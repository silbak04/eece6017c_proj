==> flow/design.v <==
module stateControl(clk, reset_button, integer_button, decimal_button, change_sign, change_10_reg, change_1_reg, change_dec_reg, new_sign, new_conv_value, new_10_reg, new_1_reg, new_dec_reg, data_in, led0, led1, led2, led3);
	parameter STATE0 = 4'b0000, STATE1 = 4'b0001, STATE2 = 4'b0010, STATE3 = 4'b0011;
	parameter STATE4 = 4'b0100, STATE5 = 4'b0101, STATE6 = 4'b0110, STATE7 = 4'b0111;
	parameter STATE8 = 4'b1000, STATE9 = 4'b1001, STATE10 = 4'b1010, STATE11 = 4'b1011;
	parameter STATE12 = 4'b1100, STATE13 = 4'b1101, STATE14 = 4'b1110, STATE15 = 4'b1111;
	parameter LED0 = 2'b00, LED1 = 2'b01, LED2 = 2'b10, LED3 = 2'b11;
	parameter BLANK = 4'b1010;
	parameter CLK_SCALE = 10'b0000110010;
	input clk;
	input reset_button;
	input decimal_button;
	input integer_button;
	input change_sign;
	input [3:0] change_10_reg;
	input [3:0] change_1_reg;
	input [3:0] change_dec_reg;
	input new_sign;
	input [3:0] new_10_reg;
	input [3:0] new_1_reg;
	input [3:0] new_dec_reg;
	input [6:0] new_conv_value;
	input [9:0] data_in;
	output [3:0] led0;
	output [3:0] led1;
	output [3:0] led2;
	output [3:0] led3;
	reg [3:0] led0;
	reg [3:0] led1;
	reg [3:0] led2;
	reg [3:0] led3;
	reg [3:0] current_state;
	reg [3:0] current_10_reg;
	reg [3:0] current_1_reg;
	reg [3:0] current_dec_reg;
	reg [6:0] current_conv_value;
	reg current_sign;
	reg [9:0] display_timer;
	always @(posedge clk)
	begin
		if (reset_button == 1'b0)
			begin
			end
		else if (integer_button == 1'b0)	
			begin
				led_output(LED2, data_in[7:4]);
				led_output(LED3, data_in[3:0]);
				current_state = STATE10;
			end
		else if (decimal_button == 1'b0)
			begin
				led_output(LED2, data_in[7:4]);
				led_output(LED3, data_in[3:0]);
				current_state = STATE0;
				display_timer = CLK_SCALE;
			end
		else
			begin
				if (display_timer > 0)
					display_timer = display_timer - 1;
				else
				begin
				display_timer = CLK_SCALE;
				case(current_state)
					STATE0:
						begin
							led_output(LED0, BLANK);
							led_output(LED1, BLANK);
							led_output(LED2, BLANK);
							led_output(LED3, BLANK);
						end
					STATE1:
						begin
							if (change_sign == 1'b1)
								led_output(LED0, 4'b1011);
							else
								led_output(LED0, BLANK);
							led_output(LED1, change_10_reg);
							led_output(LED2, change_1_reg);
							led_output(LED3, change_dec_reg);
							current_state = STATE2;
						end
					STATE2:
						begin
							current_state = STATE3;
						end
					STATE3:
						begin
							led_output(LED0, BLANK);
							led_output(LED1, BLANK);
							led_output(LED2, BLANK);
							led_output(LED3, BLANK);
							current_state = STATE4;
						end
					STATE4:
						begin
							if (new_sign == 1'b1)
								led_output(LED0, 4'b1011);
							else
								led_output(LED0, BLANK);
							led_output(LED1, new_10_reg);
							led_output(LED2, new_1_reg);
							led_output(LED3, new_dec_reg);
							current_state = STATE5;
						end
					STATE5:
						begin
							current_state = STATE6;
						end
					STATE6:
						begin
							led_output(LED0, BLANK);
							led_output(LED1, BLANK);
							led_output(LED2, BLANK);
							led_output(LED3, BLANK);
							current_state = STATE7;
						end
					STATE7:
						begin
							if (change_sign == 1'b1)
								led_output(LED0, 4'b1011);
							else
								led_output(LED0, BLANK);
							led_output(LED1, change_10_reg);
							led_output(LED2, change_1_reg);
							led_output(LED3, change_dec_reg);
							current_state = STATE8;
						end
					STATE8:
						begin
							current_sign = new_sign;
							current_10_reg = new_10_reg;
							current_1_reg = new_1_reg;
							current_conv_value = new_conv_value;
							current_dec_reg = new_dec_reg;
							current_state = STATE9;
						end
					STATE9:
						begin
							led_output(LED0, BLANK);
							led_output(LED1, BLANK);
							led_output(LED2, BLANK);
							led_output(LED3, BLANK);
							current_state = STATE10;
						end
					STATE10:
						begin
							if (current_sign == 1'b1)
								led_output(LED0, 4'b1011);
							else
								led_output(LED0, BLANK);
							led_output(LED1, current_10_reg);
							led_output(LED2, current_1_reg);
							led_output(LED3, current_dec_reg);
							current_state = STATE15;
						end
					STATE15:
						begin
						end
					default:
						begin
						end
				endcase
				end
			end											
	end	
	task led_output;
	input [1:0] led_pos;
	input [3:0] led_value;
	begin
		case (led_pos)
			LED0:
				led0 = led_value;
			LED1:
				led1 = led_value;
			LED2:
				led2 = led_value;
			LED3:
				led3 = led_value;
			default:
				begin
					led0 = 4'b0000;
					led1 = 4'b0000;
					led2 = 4'b0000;
					led3 = 4'b0000;
				end
		endcase
	end
	endtask
endmodule
## Tool chain data of stateControl

The steps from the RTL of stateControl to its reports follow in flow order.
Line numbers count from 1 in the design file above.
Cell names lack the library's common part.
A cell with - has no value.

- Top: stateControl
- Clock input: clk
- Cell library: sky130hd
- Timing corner: tt_025C_1v80

## Elaborated design

Counts by Yosys on the flattened word-level netlist (proc, flatten, opt, wreduce; memories kept). Register bits leave out memories and registers merged into their read ports (data or address). Print and check cells are left out. Cells with the same type and inputs are merged into one.

- Flip-flop bits (word level): 43
- Input port bits: 47
- Output and inout port bits: 16
- Elaborated cells: 52

- Add/sub/neg operators: 1
- $lt $le $gt $ge: 1
- Eq/ne operators: 12
- Mux-type cells: 16
- Bitwise gates (word level): 1
- Reduce/logical cells: 10

Operators by type and width:

| kind | count |
|---|---|
| 4-bit parallel mux with 4-bit select | 4 |
| 4-bit parallel mux with 10-bit select | 1 |
| 4-bit 2-to-1 mux | 8 |
| 4-bit by 3-bit == test with 1-bit output (second input constant) | 4 |
| 4-bit == test (second input constant) | 3 |
| 10-bit by 1-bit subtractor with 10-bit output (second input constant) | 1 |
| 10-bit by 1-bit greater-than comparator with 1-bit output (second input constant) | 1 |
| 5-bit AND reduction | 2 |
| 4-bit by 2-bit == test with 1-bit output (second input constant) | 2 |
| 2-bit AND reduction | 3 |
| 6-bit by 4-bit inequality test with 1-bit output (second input constant) | 1 |
| 4-bit by 1-bit == test with 1-bit output (second input constant) | 1 |
| 4-bit zero test | 1 |
| 4-bit nonzero test | 1 |
| 4-bit OR reduction | 1 |
| 3-bit inequality test (second input constant) | 1 |
| 3-bit AND reduction | 1 |
| 1-bit 2-to-1 mux | 3 |
| 2-bit OR reduction | 1 |
| 1-bit NOT | 1 |

## Longest topological paths

Depth = most cells in a row (Yosys ltp): at word level without a register or memory, in the mapped netlist without a sequential cell, where the memories' decode and read muxes count.

- Word-level depth: 6
- ABC_AREA: 1
- Mapped depth: 9
- Depth with buffers taken out: 9

## After synthesis

Yosys stat after the flow's synthesis: flattened, memories mapped to cells. It holds for the ABC_AREA given above (unset counts as 0); a run with the other value may have another netlist.
The area totals of this step are shown rounded.

- Cells in the netlist: 241
- Cell area after synthesis: 2300 um2
- Flip-flops: 46

Cell types:

| cell | count |
|---|---|
| edfxtp_1 | 36 |
| nand2_1 | 66 |
| dfxtp_1 | 10 |
| nor2_1 | 29 |
| nand3_1 | 18 |
| inv_1 | 19 |
| a21oi_1 | 12 |
| nand2_4 | 5 |
| nor2_8 | 2 |
| nor2_4 | 3 |
| nor2_2 | 5 |
| buf_4 | 3 |
| o21ai_1 | 4 |
| nand2_2 | 3 |
| nand4_1 | 3 |
| a221oi_1 | 2 |
| ha_1 | 1 |
| inv_4 | 2 |

Other cell types: 14; their cells: 18.

## Timing after synthesis

Path of least setup slack by OpenSTA after synthesis, without wires, with an ideal clock, recovery checks aside; 20% of the period is set as input and as output delay. Where synthesis merged equal registers, the netlist keeps one of their names.

- Path kind: register -> register
- Start: register display_timer[0]
- End: register current_10_reg[0]
- Clock period: 3420 ps
- Setup time: 349 ps
- Time at the first pin: 0 ps
- Arrival: 1521 ps
- Setup slack: 1550 ps
- Delay of the path: 1870 ps
- Stages on the path: 9
- Path buffers: 0
- Synthesis period reached: 1870 ps

"delay of the path" is the arrival time less input delay plus setup time.
"stages on the path": output pins that drive a net of the path, with the launching flip-flop's if there is one; two outputs of one cell count as two.
"synthesis period reached" is the clock period less the worst setup slack; recovery checks do not enter. This is arithmetic on one report: input and output delays are still those of the set period (20% each).
Between the ends stands the longest chain of elaborated cells between them, by number of cells; it is not shown to be the way that was timed. Of several equally long chains one is given.
A line is the first line of the expression or statement that the cell stems from. Yosys adds cells for indexed reads and writes and turns some case tables into memories.
At most two assigning lines are given for a register; there are more.

- Cells stage by stage: edfxtp_1 -> inv_1 -> ha_1 -> nand2_2 -> nor2_4 -> nand3_2 -> clkinv_2 -> nand3_1 -> inv_1
- Cells in the longest elaborated chain: 3
- Elaborated cells on any way between the ends: 3

RTL lines, path post-synthesis:

| item | RTL line | source |
|---|---|---|
| start, declared | 37 | `reg [9:0] display_timer;` |
| start, assigned | 54 | `display_timer = CLK_SCALE;` |
| start, assigned | 59 | `display_timer = display_timer - 1;` |
| 10-bit by 1-bit greater-than comparator with 1-bit output | 58 | `if (display_timer > 0)` |
| 1-bit NOT | - |  |
| 5-bit AND reduction | - |  |
| end, assigned | 131 | `current_10_reg = new_10_reg;` |
| end, declared | 32 | `reg [3:0] current_10_reg;` |

## Path in the finished layout

Path of least setup slack in the final report of flow run 1 (OpenROAD, finished layout, wires in). Where an end is a register, its clock arrival counts in the times.
The path's times are printed in steps of 10 ps; the period is the one set.

- Path kind: register -> register
- Start: register display_timer[1]
- End: register (name not given)
- Clock period: 1830 ps
- Setup time: 280 ps
- Time at the first pin: 290 ps
- Arrival: 1730 ps
- Setup slack: 120 ps
- Stages on the path: 10
- Path buffers: 1

Between the ends stands the longest chain of elaborated cells between them, by number of cells; it is not shown to be the way that was timed. Of several equally long chains one is given.
At most two assigning lines are given for a register; there are more.
Only ways into the end's enable, where the timed path ends, are counted here.

- Cells stage by stage: edfxtp_1 -> inv_1 -> ha_1 -> nand2_2 -> nor2_4 -> nand3_2 -> nand2_4 -> nand2_4 -> a21oi_2 -> buf_4
- Cells in the longest elaborated chain: 3
- Elaborated cells on any way between the ends: 3

RTL lines, path after layout:

| item | RTL line | source |
|---|---|---|
| start, declared | 37 | `reg [9:0] display_timer;` |
| start, assigned | 54 | `display_timer = CLK_SCALE;` |
| start, assigned | 59 | `display_timer = display_timer - 1;` |
| 10-bit by 1-bit greater-than comparator with 1-bit output | 58 | `if (display_timer > 0)` |
| 3-bit inequality test | - |  |
| 3-bit AND reduction | - |  |

--- measured runs ---
Module stateControl, platform sky130hd: 2 stored runs of the flow (Yosys, OpenROAD) with differing settings, in no particular order. Input and output delays are each 20% of the period that was set; the output load is 0.01 pF.
"period reached" means the clock period less the worst setup slack. The figure is calculated, with input and output delays left at 20% of the set period.
"critical setup path time" means the part of the period allowed to the worst setup path (the constraints hold back 20% at inputs and 20% at outputs) less its slack; where the path has registers, the arrival times of their clocks count too.
"power": no workload was simulated; the value follows from the tool's default switching activity.
"critical setup path time" is given in steps of 10 ps.
The measured numbers are rounded.
Settings: -- = not set for that run.

| setting or result | flow run 1 | flow run 2 |
|---|---|---|
| period_ns | 1.83 | 2.64 |
| CORE_UTILIZATION | 22 | 36 |
| SETUP_SLACK_MARGIN | -0.04 | 0.51 |
| HOLD_SLACK_MARGIN | -0.05 | 0.03 |
| CORE_MARGIN | 3 | 2 |
| CELL_PAD_IN_SITES_GLOBAL_PLACEMENT | 2 | 3 |
| ABC_AREA | 1 | 1 |
| CTS_CLUSTER_DIAMETER | 273 | -- |
| CAP_MARGIN | 5 | 20 |
| SLEW_MARGIN | 20 | 20 |
| PLACE_DENSITY_LB_ADDON | -- | 0.2 |
| GPL_ROUTABILITY_DRIVEN | -- | 0 |
| chip area in the Yosys report (um2) | 2300 | 2300 |
| full die area (um2) | 11000 | 6900 |
| standard-cell area of the final layout (um2) | 3100 | 2900 |
| utilization in the final report (%) | 32 | 49 |
| worst setup slack after layout (ps) | 120 | 680 |
| worst hold slack after layout (ps) | 450 | 450 |
| power (mW) | 2.3 | 1.4 |
| period reached (ps) | 1710 | 1959 |
| critical setup path time (ps) | 1710 | 1960 |
| critical path kind | register -> register | register -> register |
--- end ---
