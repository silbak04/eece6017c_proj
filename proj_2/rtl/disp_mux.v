==> flow/design.v <==
module disp_mux (
    input rst,
    input start,
    input [3:0] ET0,
    input [3:0] ET1,
    input [3:0] ET2,
    input [3:0] ET3,
    input [3:0] ET4,
    input [3:0] ET5,
    input [3:0] ET6,
    input [3:0] ET7,
    input [3:0] ET8,
    input [3:0] ET9,
    input [3:0] ET10,
    input [3:0] cur_exp,
    input [7:0] sum_val,
    output [3:0] seg_0,
    output [3:0] seg_1,
    output [3:0] seg_2,
    output [3:0] seg_3,
    output [7:0] sum
);
    parameter OFF = 0;
    reg run = 0;
    always @ (posedge start, posedge rst) begin
        if (rst) run = 0;
        else run = ~run;
    end
    assign seg_0 =
        (run) ? cur_exp : 4'hF;
    assign seg_1 =
        (run) ? 4'hE   : 4'hF;
    assign seg_2 = 
        (run) ? (cur_exp == 4'h0 ? ET0[3:0] :
                 cur_exp == 4'h1 ? ET1[3:0] :
                 cur_exp == 4'h2 ? ET2[3:0] :
                 cur_exp == 4'h3 ? ET3[3:0] :
                 cur_exp == 4'h4 ? ET4[3:0] :
                 cur_exp == 4'h5 ? ET5[3:0] :
                 cur_exp == 4'h6 ? ET6[3:0] :
                 cur_exp == 4'h7 ? ET7[3:0] :
                 cur_exp == 4'h8 ? ET8[3:0] :
                 cur_exp == 4'h9 ? ET9[3:0] :
                 4'hF) : 4'hF;
    assign seg_3 =
        (run) ? (cur_exp == 4'h0 ? ET1[3:0]  :
                 cur_exp == 4'h1 ? ET2[3:0]  :
                 cur_exp == 4'h2 ? ET3[3:0]  :
                 cur_exp == 4'h3 ? ET4[3:0]  :
                 cur_exp == 4'h4 ? ET5[3:0]  :
                 cur_exp == 4'h5 ? ET6[3:0]  :
                 cur_exp == 4'h6 ? ET7[3:0]  :
                 cur_exp == 4'h7 ? ET8[3:0]  :
                 cur_exp == 4'h8 ? ET9[3:0]  :
                 cur_exp == 4'h9 ? ET10[3:0] :
                 4'hF) : 4'hF;
    assign sum = 
        (run) ? (sum_val) : OFF;
endmodule
---- Reports on disp_mux ----
The steps from the RTL of disp_mux to its reports follow in flow order.
Line numbers count from 1 in the design file above.
Operators carry their Yosys type and port widths (W data, S select, Z words).
The mark -- stands for no value.
design
  top ..................................... disp_mux
  clock input ............................. start
  cell library ............................ sky130hd
  corner .................................. tt_025C_1v80

---- After elaboration ----
Source: Yosys, flattened and elaborated, memories not mapped. Widths are those after wreduce; folded enables and synchronous resets count as part of the registers. Registers that Yosys merges into a memory's read port (data or address) are not register bits. Print and check cells do not count. Equal cells are merged and count once.
cells by class
  $add $sub $neg .......................... 0
  $mul .................................... 0
  divide/modulo/power cells ............... 0
  $lt $le $gt $ge ......................... 0
  eq/ne operators ......................... 9
  shifts and indexed selects .............. 0
  multiplexer cells ....................... 25
  bitwise gates (word level) .............. 1
  reduce/logical cells .................... 1
operators by type and width
  cell                  number
  $mux W4               23
  $eq A4 B3 Y1 const B  4
  $eq A4 B2 Y1 const B  2
  $eq A4 B4 Y1 const B  2
  $mux W8               1
  $eq A4 B1 Y1 const B  1
  $logic_not A4 Y1      1
  $not A1 Y1            1
  $mux W1               1
storage and ports
  flip-flop bits (word level) ............. 1
  latch bits .............................. 0
  bits in writable memories ............... 0
  bits in read-only memories .............. 0
  word width x clocked read ports ......... 0
  memories kept ........................... 0
  cells after elaboration ................. 37

---- Depth ----
Longest topological path by Yosys (ltp), each cell counted once; first at word level (registers and memories cut), then after technology mapping (sequential cells cut; the memories' decode and read muxes count).
logic depth
  depth in word-level cells ............... 12
  ABC_AREA ................................ 0
  mapped depth ............................ 7
  gate-level depth less buffers ........... 4

---- Netlist ----
Source: synth_stat.txt of the flow (Yosys; design flattened, memories mapped). It holds for the ABC_AREA given above (unset counts as 0); a run with the other value may have another netlist.
cell types
  type                       number  area in all (um^2)
  sky130_fd_sc_hd__o21ai_0   25      125.12
  sky130_fd_sc_hd__mux2i_1   10      100.096
  sky130_fd_sc_hd__and2_1    10      62.56
  sky130_fd_sc_hd__a21oi_1   12      60.058
  sky130_fd_sc_hd__nor2_1    14      52.55
  sky130_fd_sc_hd__nand2b_1  8       50.048
  sky130_fd_sc_hd__buf_4     6       45.043
  sky130_fd_sc_hd__o22a_1    5       43.792
  sky130_fd_sc_hd__buf_2     8       40.038
  sky130_fd_sc_hd__o32ai_1   4       35.034
  sky130_fd_sc_hd__a211oi_1  4       30.029
  sky130_fd_sc_hd__a311o_1   3       30.029
  sky130_fd_sc_hd__a211o_1   3       26.275
  sky130_fd_sc_hd__nand2_1   7       26.275
  sky130_fd_sc_hd__dfrtp_1   1       25.024
  sky130_fd_sc_hd__mux4_2    1       22.522
  sky130_fd_sc_hd__o21a_1    3       22.522
  sky130_fd_sc_hd__and4b_1   2       20.019
Other cell types: 24; their cells: 40.
mapped netlist
  standard cells after synthesis .......... 166
  mapped area ............................. 1078.5 um^2
  area of sequential cells ................ 25.0 um^2
  flip-flop cells ......................... 1
  buffers ................................. 20

---- Path before layout ----
Path of least setup slack by OpenSTA after synthesis, without wires, with an ideal clock, recovery checks aside; 20% of the period is set as input and as output delay. Where synthesis merged equal registers, the netlist keeps one of their names.
path after synthesis
  kind .................................... input to output
  start ................................... input cur_exp[1]
  end ..................................... output seg_3[3]
  clock period ............................ 2.32 ns
  time at the first pin ................... 0.464 ns
  data arrival time ....................... 1.610 ns
  data required time ...................... 1.856 ns
  setup slack ............................. 0.246 ns
  delay of the path ....................... 1.146 ns
  driving pins on the path ................ 6
  synthesis period reached ................ 2.074 ns
"delay of the path" = arrival - input delay + setup time.
A path that ends at an output port has no setup time.
"driving pins on the path": output pins that drive a net of the path, with the launching flip-flop's if there is one; two outputs of one cell count as two.
"synthesis period reached" = period - worst setup slack (recovery checks aside). The figure is calculated, with input and output delays left at 20% of the set period.
The rows between start and end are the longest chain of elaborated cells between them; the timing report does not say that the signal goes this way. Where chains are equally long, one stands for them.
Each line given opens the expression or statement behind the cell; cells for indexed reads and writes are added by Yosys, which also makes memories of some case tables.
between the ends, after synthesis
  cells stage by stage .................... sky130_fd_sc_hd__buf_6 -> sky130_fd_sc_hd__buf_4 -> sky130_fd_sc_hd__buf_2 -> sky130_fd_sc_hd__a21oi_1 -> sky130_fd_sc_hd__nor3_1 -> sky130_fd_sc_hd__o311ai_0
  length of the longest elaborated chain .. 12
RTL lines, path after synthesis
  what                  RTL line  source
  start: declaration    15        input [3:0] cur_exp,
  $eq A4 B4 Y1          55        cur_exp == 4'h9 ? ET10[3:0] :
  $mux W4               55
  $mux W4               54        cur_exp == 4'h8 ? ET9[3:0]  :
  $mux W4               53        cur_exp == 4'h7 ? ET8[3:0]  :
  $mux W4               52        cur_exp == 4'h6 ? ET7[3:0]  :
  $mux W4               51        cur_exp == 4'h5 ? ET6[3:0]  :
  $mux W4               50        cur_exp == 4'h4 ? ET5[3:0]  :
  $mux W4               49        cur_exp == 4'h3 ? ET4[3:0]  :
  $mux W4               48        cur_exp == 4'h2 ? ET3[3:0]  :
  $mux W4               47        cur_exp == 4'h1 ? ET2[3:0]  :
  $mux W4 (2 in a row)  46        (run) ? (cur_exp == 4'h0 ? ET1[3:0]  :
  end: declaration      20        output [3:0] seg_3,

## Implementation results

disp_mux through Yosys and OpenROAD on sky130hd: 2 stored runs, unordered, with their settings. The constraints put input and output delay at 20% of the set period each and load the outputs with 0.01 pF.

======== flow run 1 ========
==> flow/run.sh <==
#!/bin/bash
# the make line also repeats the synthesis and layout settings of config.mk as NAME=value (left out here)
make -C /OpenROAD-flow-scripts/flow DESIGN_CONFIG=/design/flow/config.mk WORK_HOME=/design/flow/orfs CLKGATE_MAP_FILE= finish
==> flow/config.mk <==
export PLATFORM = sky130hd
export DESIGN_NAME = disp_mux
export DESIGN_NICKNAME = disp_mux
export VERILOG_FILES = /design/flow/design.v
export SDC_FILE = /design/flow/constraint.sdc
export NUM_CORES = 4
export LEC_CHECK = 0
export CAP_MARGIN = 20
export CORE_MARGIN = 2
export CORE_UTILIZATION = 70
export GPL_ROUTABILITY_DRIVEN = 0
export PLACE_DENSITY = 0.56
export SLEW_MARGIN = 25
export TNS_END_PERCENT = 55
==> flow/constraint.sdc <==
create_clock -name core_clock -period 2.69 [get_ports {start}]
set_input_delay 0.5380 -clock core_clock [delete_from_list [all_inputs] [get_ports {start}]]
set_output_delay 0.5380 -clock core_clock [all_outputs]
set_load 0.01 [all_outputs]

-------- flow run 1 --------
  not finished: placement ended with error GPL-0301

======== flow run 2 ========
==> flow/run.sh <==
#!/bin/bash
# the make line also repeats the synthesis and layout settings of config.mk as NAME=value (left out here)
make -C /OpenROAD-flow-scripts/flow DESIGN_CONFIG=/design/flow/config.mk WORK_HOME=/design/flow/orfs CLKGATE_MAP_FILE= finish
==> flow/config.mk <==
export PLATFORM = sky130hd
export DESIGN_NAME = disp_mux
export DESIGN_NICKNAME = disp_mux
export VERILOG_FILES = /design/flow/design.v
export SDC_FILE = /design/flow/constraint.sdc
export NUM_CORES = 4
export LEC_CHECK = 0
export CAP_MARGIN = 20
export CORE_MARGIN = 2
export CORE_UTILIZATION = 48
export SLEW_MARGIN = 20
==> flow/constraint.sdc <==
create_clock -name core_clock -period 2.24 [get_ports {start}]
set_input_delay 0.4480 -clock core_clock [delete_from_list [all_inputs] [get_ports {start}]]
set_output_delay 0.4480 -clock core_clock [all_outputs]
set_load 0.01 [all_outputs]

-------- flow run 2 --------
  not finished: routing ended with error DPL-0033
